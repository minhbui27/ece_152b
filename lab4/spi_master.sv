==> flow/design.v <==
`timescale 1ns / 1ps
module spi_master #(
    localparam FREQUENCY_RATIO = 16,
    localparam TRANSITION_WIDTH = 32,
    localparam CTRL_CONF = 1,
    localparam CTRL_TRAN = 2
)(
    input               clk,
    input               rst_n,
    input  logic [31:0] ctrl,
    input  logic [31:0] data_tx,
    input  logic        spi_i,
    output logic  [31:0] data_rd,
    output logic         spi_clk,
    output logic         cs_n,
    output logic         spi_o
    );
    enum logic [2:0] {IDLE = 0, SET = 1, TRANSITION = 2} state, nextState;
    logic [3:0] spi_clk_counter_d, spi_clk_counter_q;
    logic [$clog2(TRANSITION_WIDTH):0] shift_counter_d, shift_counter_q;
    logic [TRANSITION_WIDTH-1:0] shift_reg_q, shift_reg_d, data_out_d, data_out_q;
    logic w_once_q, w_once_d;
    logic in_buffer;
    always_ff @(posedge clk or negedge rst_n) begin
        if (~rst_n) begin
            state <= IDLE;
            spi_clk_counter_q <= '0;
            w_once_q <= 0;
            shift_reg_q <= '0;
            shift_counter_q <= '0;
            data_out_q <= '0;
        end 
        else begin
            w_once_q <= w_once_d;
            shift_reg_q <= shift_reg_d;
            state <= nextState;
            spi_clk_counter_q <= spi_clk_counter_d;
            shift_counter_q <= shift_counter_d;
            data_out_q <= data_out_d;
        end
    end
    assign spi_clk = spi_clk_counter_q >= (FREQUENCY_RATIO >> 1);
    assign data_rd = data_out_q;
    assign spi_o = shift_reg_q[TRANSITION_WIDTH-1];
    always_comb begin : state_decode
        nextState = state;
        w_once_d = w_once_q;
        shift_reg_d = shift_reg_q;
        spi_clk_counter_d = 0;
        shift_counter_d = shift_counter_q;
        cs_n = 1;
        data_out_d = data_out_q;
        case(state)
            IDLE: begin
                nextState = SET;
                shift_reg_d = '0;
                w_once_d = 0;
                shift_counter_d = '0;
            end
            SET: begin
                if(ctrl == CTRL_CONF) begin
                    shift_reg_d = data_tx;
                    w_once_d = 1;
                end
                if(ctrl == CTRL_TRAN && w_once_d == 1) begin
                    nextState = TRANSITION;
                end
            end
            TRANSITION: begin
                cs_n = 0;
                if(spi_clk_counter_q == FREQUENCY_RATIO - 1) begin
                    spi_clk_counter_d = 0;
                end
                else spi_clk_counter_d = spi_clk_counter_q + 1;
                if(spi_clk_counter_q == (FREQUENCY_RATIO >> 1)) begin
                    shift_counter_d = shift_counter_q + 1;
                    shift_reg_d = {shift_reg_q[TRANSITION_WIDTH-2:0],spi_i};
                end
                if(shift_counter_q == TRANSITION_WIDTH && (spi_clk_counter_q == FREQUENCY_RATIO - 1)) begin
                    nextState = IDLE;
                    data_out_d = shift_reg_d;
                end
            end
        endcase
    end
endmodule
# Reports on spi_master
# Tool output for the design above, in the order of the flow.
# Line numbers count from 1 in the design file above.
# The mark n/a stands for no value.
# design
design,spi_master
clk_port,clk
library,sky130hd
corner,tt_025C_1v80

# Elaborated design
# Source: Yosys, flattened and elaborated, memories not mapped. Widths are those after wreduce. Registers that Yosys merges into a memory's read port (data or address) are not register bits. Print and check cells do not count. Equal cells are merged and count once.
# op_classes
add_sub_neg,2
n_reduce_logical,10
compare,1
muxes,14
equal,11
# op_table
operator,n
32-bit parallel mux with 3-bit select,1
32-bit two-way mux,2
32-bit by 1-bit equality test with 1-bit output (second input constant),1
32-bit by 2-bit equality test with 1-bit output (second input constant),1
6-bit parallel mux with 2-bit select,1
3-bit parallel mux with 3-bit select,1
2-bit inequality test (second input constant),4
4-bit equality test (second input constant),2
4-bit two-way mux,2
2-bit AND reduction,3
6-bit by 1-bit adder with 6-bit output (second input constant),1
6-bit equality test (second input constant),1
6-bit two-way mux,1
3-bit two-way mux,2
2-bit nonzero test,2
4-bit by 1-bit adder with 4-bit output (second input constant),1
4-bit greater-or-equal comparator (second input constant),1
3-bit by 1-bit equality test with 1-bit output (second input constant),1
3-bit by 2-bit equality test with 1-bit output (second input constant),1
3-bit logical NOT,1
3-bit AND reduction,1
3-bit nonzero test,1
1-bit two-way mux,3
1-bit logical AND,2
1-bit parallel mux with 2-bit select,1
# word_totals
regBits,78
input_bits,67

# Logic depth
# Yosys ltp: most cells in a row. Word level: on the elaborated netlist, between registers, memories and ports. Mapped: between sequential cells and ports; inverters and the memories' decode and read muxes count.
# depth
ltp_word,6
ABC_AREA,0
ltp_mapped,9
depth_no_buf,7

# Mapped cells and area
# Yosys stat after the flow's synthesis: flattened, memories mapped to cells. It holds for the ABC_AREA given above (unset counts as 0); a run with the other value may have another netlist.
# synth_totals
buf_cells,31
yosys_area_um2,4272.8
ffs,78
cells,438
# by_type
cell,n,type_area_um2
sky130_fd_sc_hd__dfrtp_1,77,1.93E+03
sky130_fd_sc_hd__o221a_1,31,349.085
sky130_fd_sc_hd__mux2i_1,33,330.317
sky130_fd_sc_hd__nand3b_1,32,240.23
sky130_fd_sc_hd__nand2b_1,32,200.192
sky130_fd_sc_hd__o21ai_0,34,170.163
sky130_fd_sc_hd__o21ai_1,32,160.154
sky130_fd_sc_hd__nor2_1,39,146.39
sky130_fd_sc_hd__nand2_1,36,135.13
sky130_fd_sc_hd__clkbuf_1,22,82.579
sky130_fd_sc_hd__or4_1,7,52.55
sky130_fd_sc_hd__ha_1,4,50.048
sky130_fd_sc_hd__a21oi_1,7,35.034
sky130_fd_sc_hd__buf_6,3,33.782
sky130_fd_sc_hd__dfstp_2,1,26.275
sky130_fd_sc_hd__inv_1,7,26.275
sky130_fd_sc_hd__nand4_2,2,25.024
sky130_fd_sc_hd__buf_4,3,22.522
# Other cell types: 24; their cells: 36.

# Timing after synthesis
# Path of least setup slack by OpenSTA after synthesis, without wires, with an ideal clock, recovery checks aside; 20% of the period is set as input and as output delay. Where synthesis merged equal registers, the netlist keeps one of their names.
# synth_path
kind,input to register
from,in ctrl[2]
to,reg shift_reg_q[10]
launch_ns,0.740
path_delay_ns,1.469
period_ns,3.7
slack_ns,1.492
input_delay_ns,0.740
n_path_buf,1
driving_pins,5
arrival_ns,2.086
period_less_setup_slack_ns,2.208
# "path_delay_ns" is the arrival time less input delay plus setup time.
# "driving_pins": output pins that drive a net of the path, with the launching flip-flop's if there is one; two outputs of one cell count as two.
# "period_less_setup_slack_ns" is the clock period less the worst setup slack; recovery checks do not enter. This is arithmetic on one report: input and output delays are still those of the set period (20% each).
# The rows between start and end are the longest chain of elaborated cells between them; the timing report does not say that the signal goes this way. Where chains are equally long, one stands for them.
# Each line given opens the expression or statement behind the cell; cells for indexed reads and writes are added by Yosys, which also makes memories of some case tables.
# synth_via
path_cell_list,sky130_fd_sc_hd__or4_4 > sky130_fd_sc_hd__nor4_2 > sky130_fd_sc_hd__nand4_2 > sky130_fd_sc_hd__buf_2 > sky130_fd_sc_hd__o221a_1
elab_chain_cells,3
cone_cells,5
lines_between,2
cone_classes,eq/ne (2); mux (2); reduce/logical (1)
# synth_lines
item,line,text
start: declaration,10,"input  logic [31:0] ctrl,"
32-bit by 1-bit equality test with 1-bit output,61,if(ctrl == CTRL_CONF) begin
32-bit two-way mux,61,
32-bit parallel mux with 3-bit select,53,case(state)
end: assignment,29,shift_reg_q <= '0;
end: assignment,35,shift_reg_q <= shift_reg_d;
end: declaration,21,"logic [TRANSITION_WIDTH-1:0] shift_reg_q, shift_reg_d, data_out_d, data_out_q;"

# Worst path after layout
# From the final timing report of run 1: the path of least setup slack in the routed layout; clock arrival at registers is part of the times.
# layout_path
kind,register to register
from,reg spi_clk_counter_q[1]
to,reg shift_reg_q[25]
arrival_ns,2.23
n_path_buf,2
driving_pins,10
launch_ns,0.35
slack_ns,-0.80
period_ns,1.2
# The rows between start and end are the longest chain of elaborated cells between them; the timing report does not say that the signal goes this way. Where chains are equally long, one stands for them.
# layout_via
path_cell_list,sky130_fd_sc_hd__dfrtp_1 > sky130_fd_sc_hd__inv_2 > sky130_fd_sc_hd__ha_4 > sky130_fd_sc_hd__nand3b_1 > sky130_fd_sc_hd__buf_8 > sky130_fd_sc_hd__clkbuf_16 > sky130_fd_sc_hd__mux2i_4 > sky130_fd_sc_hd__nand2b_1 > sky130_fd_sc_hd__nand3b_1 > sky130_fd_sc_hd__o221a_1
elab_chain_cells,3
cone_cells,3
lines_between,2
cone_classes,eq/ne (1); mux (2)
# layout_lines
item,line,text
start: declaration,19,"logic [3:0] spi_clk_counter_d, spi_clk_counter_q;"
start: assignment,27,spi_clk_counter_q <= '0;
start: assignment,37,spi_clk_counter_q <= spi_clk_counter_d;
4-bit equality test,75,if(spi_clk_counter_q == (FREQUENCY_RATIO >> 1)) begin
32-bit two-way mux,75,
32-bit parallel mux with 3-bit select,53,case(state)
end: assignment,29,shift_reg_q <= '0;
end: assignment,35,shift_reg_q <= shift_reg_d;
end: declaration,21,"logic [TRANSITION_WIDTH-1:0] shift_reg_q, shift_reg_d, data_out_d, data_out_q;"

# Measured data: module spi_master, platform sky130hd, 2 stored runs of the flow under differing settings, order arbitrary. Input and output delays are each 20% of the period that was set; the output load is 0.01 pF.
# "critical_path_time_ns" is the time allowed to the run's worst setup path (the clock period less input and output delay, where it has them) less its slack. Clock arrival times count: a late capture clock shortens it, a late launch clock lengthens it.
# "final_power_w" is the tool's figure for a default switching activity; nothing was simulated.
# A setting shown as . is not set for that run.
run name,period_ns,CORE_UTILIZATION,SETUP_SLACK_MARGIN,PLACE_DENSITY_LB_ADDON,TNS_END_PERCENT,GPL_TIMING_DRIVEN,GPL_ROUTABILITY_DRIVEN,CAP_MARGIN,MIN_ROUTING_LAYER,MAX_ROUTING_LAYER,CORE_MARGIN,SLEW_MARGIN,PLACE_DENSITY,CORE_ASPECT_RATIO,CELL_PAD_IN_SITES_GLOBAL_PLACEMENT,CTS_CLUSTER_SIZE,yosys.chip_area_um2,design.die.area_um2,critical_path_time_ns,worst_setup_path_type,final_power_w,finalUtil_pct,setup_worst_slack_ns
run 1,1.2,44,0.07,0.06,75,0,0,40,met2,met4,2,20,.,.,.,.,4272.8,10515.5,2.00,register to register,0.005122,78.4,-0.795
run 2,1.64,47,0.41,.,.,.,.,0,.,met5,2,40,0.73,1.47,2,43,4272.8,9883.7,2.06,register to register,0.004525,86.5,-0.424
