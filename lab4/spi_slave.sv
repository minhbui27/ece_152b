==> flow/design.v <==
`timescale 1ns / 1ps
module spi_slave(
    input  logic        spi_clk,
    input  logic        rst_n,
    input  logic        cs_n,
    input  logic        spi_i,
    output logic         spi_o
    );
    logic [31:0] sr;
    logic in_buffer;
    parameter sr_default = 32'h1234abcd;
    always_ff @(posedge spi_clk or negedge rst_n) begin
        if (!rst_n) begin
            in_buffer <= 1'b0;
        end
        else begin
            in_buffer <= spi_i;
        end
    end
    always_ff @(negedge spi_clk or negedge rst_n) begin
        if (!rst_n) begin
            sr <= sr_default;
        end
        else sr <= {sr[30:0], in_buffer};
    end
    always_comb begin
        spi_o = sr[31];
    end
endmodule
# Tool chain data of spi_slave
# What the tools print for spi_slave, step after step.
# Line numbers count from 1 in the design file above.
# Operators: Yosys type, input widths -> output width; for muxes data width and select width s.
# Cell names lack the library's common part.
# A cell with n/a has no value.
# inputs
top	spi_slave
clock_port	spi_clk
cell_library	sky130hd
pvt_corner	tt_025C_1v80

# Word-level counts
# Yosys after proc, flatten, opt, wreduce and memory -nomap, before mapping. Enables and synchronous resets that opt folds into registers are not counted as muxes. Memory bits, and registers merged into a memory's read port (data or address), are not among the register bits. Print and check cells are not counted. Equal cells are merged and count once.
# word_totals
elab_cells	2
register_bits	33
out_inout_bits	1
input_bits	4

# Depth
# Longest topological path by Yosys (ltp), each cell counted once; first at word level (registers and memories cut), then after technology mapping (sequential cells cut; the memories' decode and read muxes count).
# logic_depth
word_depth	0
ABC_AREA	0
depth_mapped	1

# After synthesis
# The flow's flattened synthesis, as Yosys stat reports it; memories are mapped. The netlist is that of the ABC_AREA named above (0 if unset); the other value can give another one.
# Totals and module areas in this step are rounded.
# synth_totals
synth_area_um2	848
buffers	0
ff_cells	33
seqArea_um2	845
mapped_cells	34
# types
cell	n	area_total_um2
dfrtn_1	17	425.408
dfstp_2	15	394.128
dfrtp_1	1	25.024
inv_1	1	3.754

Top module spi_slave; platform sky130hd; tools Yosys and OpenROAD; 2 stored runs in no particular order. Input and output delays are each 20% of the period that was set; the output load is 0.01 pF.
"power.total_w": no workload was simulated; the value follows from the tool's default switching activity.
Results are given in rounded form.

Run 1, flow files:
==> flow/run.sh <==
#!/bin/bash
# the make line also repeats the synthesis and layout settings of config.mk as NAME=value (left out here)
make -C /OpenROAD-flow-scripts/flow DESIGN_CONFIG=/design/flow/config.mk WORK_HOME=/design/flow/orfs CLKGATE_MAP_FILE= finish
==> flow/config.mk <==
export PLATFORM = sky130hd
export DESIGN_NAME = spi_slave
export DESIGN_NICKNAME = spi_slave
export VERILOG_FILES = /design/flow/design.v
export SDC_FILE = /design/flow/constraint.sdc
export NUM_CORES = 4
export LEC_CHECK = 0
export CAP_MARGIN = 20
export CELL_PAD_IN_SITES_DETAIL_PLACEMENT = 1
export CELL_PAD_IN_SITES_GLOBAL_PLACEMENT = 2
export CORE_MARGIN = 2
export CORE_UTILIZATION = 32
export GPL_ROUTABILITY_DRIVEN = 0
export GPL_TIMING_DRIVEN = 1
export MIN_ROUTING_LAYER = met1
export PLACE_DENSITY = 0.67
export SLEW_MARGIN = 20
export TNS_END_PERCENT = 25
==> flow/constraint.sdc <==
create_clock -name core_clock -period 2.46 [get_ports {spi_clk}]
set_input_delay 0.4920 -clock core_clock [delete_from_list [all_inputs] [get_ports {spi_clk}]]
set_output_delay 0.4920 -clock core_clock [all_outputs]
set_load 0.01 [all_outputs]

==> results of run 1, as CSV <==
result,value
final_util_frac,0.424
yosys_chip_area_um2,848
final_setup_tns_ns,-0.093
final_stdcell_area_um2,1060
dieArea_um2,3080
power.total_w,0.00108
fin_hold_ws_ns,0.276
worstSetupSlack_ns,-0.093

Run 2, flow files:
==> flow/run.sh <==
#!/bin/bash
# the make line also repeats the synthesis and layout settings of config.mk as NAME=value (left out here)
make -C /OpenROAD-flow-scripts/flow DESIGN_CONFIG=/design/flow/config.mk WORK_HOME=/design/flow/orfs CLKGATE_MAP_FILE= finish
==> flow/config.mk <==
export PLATFORM = sky130hd
export DESIGN_NAME = spi_slave
export DESIGN_NICKNAME = spi_slave
export VERILOG_FILES = /design/flow/design.v
export SDC_FILE = /design/flow/constraint.sdc
export NUM_CORES = 4
export LEC_CHECK = 0
export CAP_MARGIN = 20
export CORE_MARGIN = 2
export CORE_UTILIZATION = 40
export SLEW_MARGIN = 20
==> flow/constraint.sdc <==
create_clock -name core_clock -period 1.26 [get_ports {spi_clk}]
set_input_delay 0.2520 -clock core_clock [delete_from_list [all_inputs] [get_ports {spi_clk}]]
set_output_delay 0.2520 -clock core_clock [all_outputs]
set_load 0.01 [all_outputs]

==> results of run 2, as CSV <==
result,value
worstSetupSlack_ns,-0.445
fin_hold_ws_ns,0.272
final_util_frac,0.535
dieArea_um2,2500
final_stdcell_area_um2,1060
yosys_chip_area_um2,848
power.total_w,0.00199
final_setup_tns_ns,-0.445
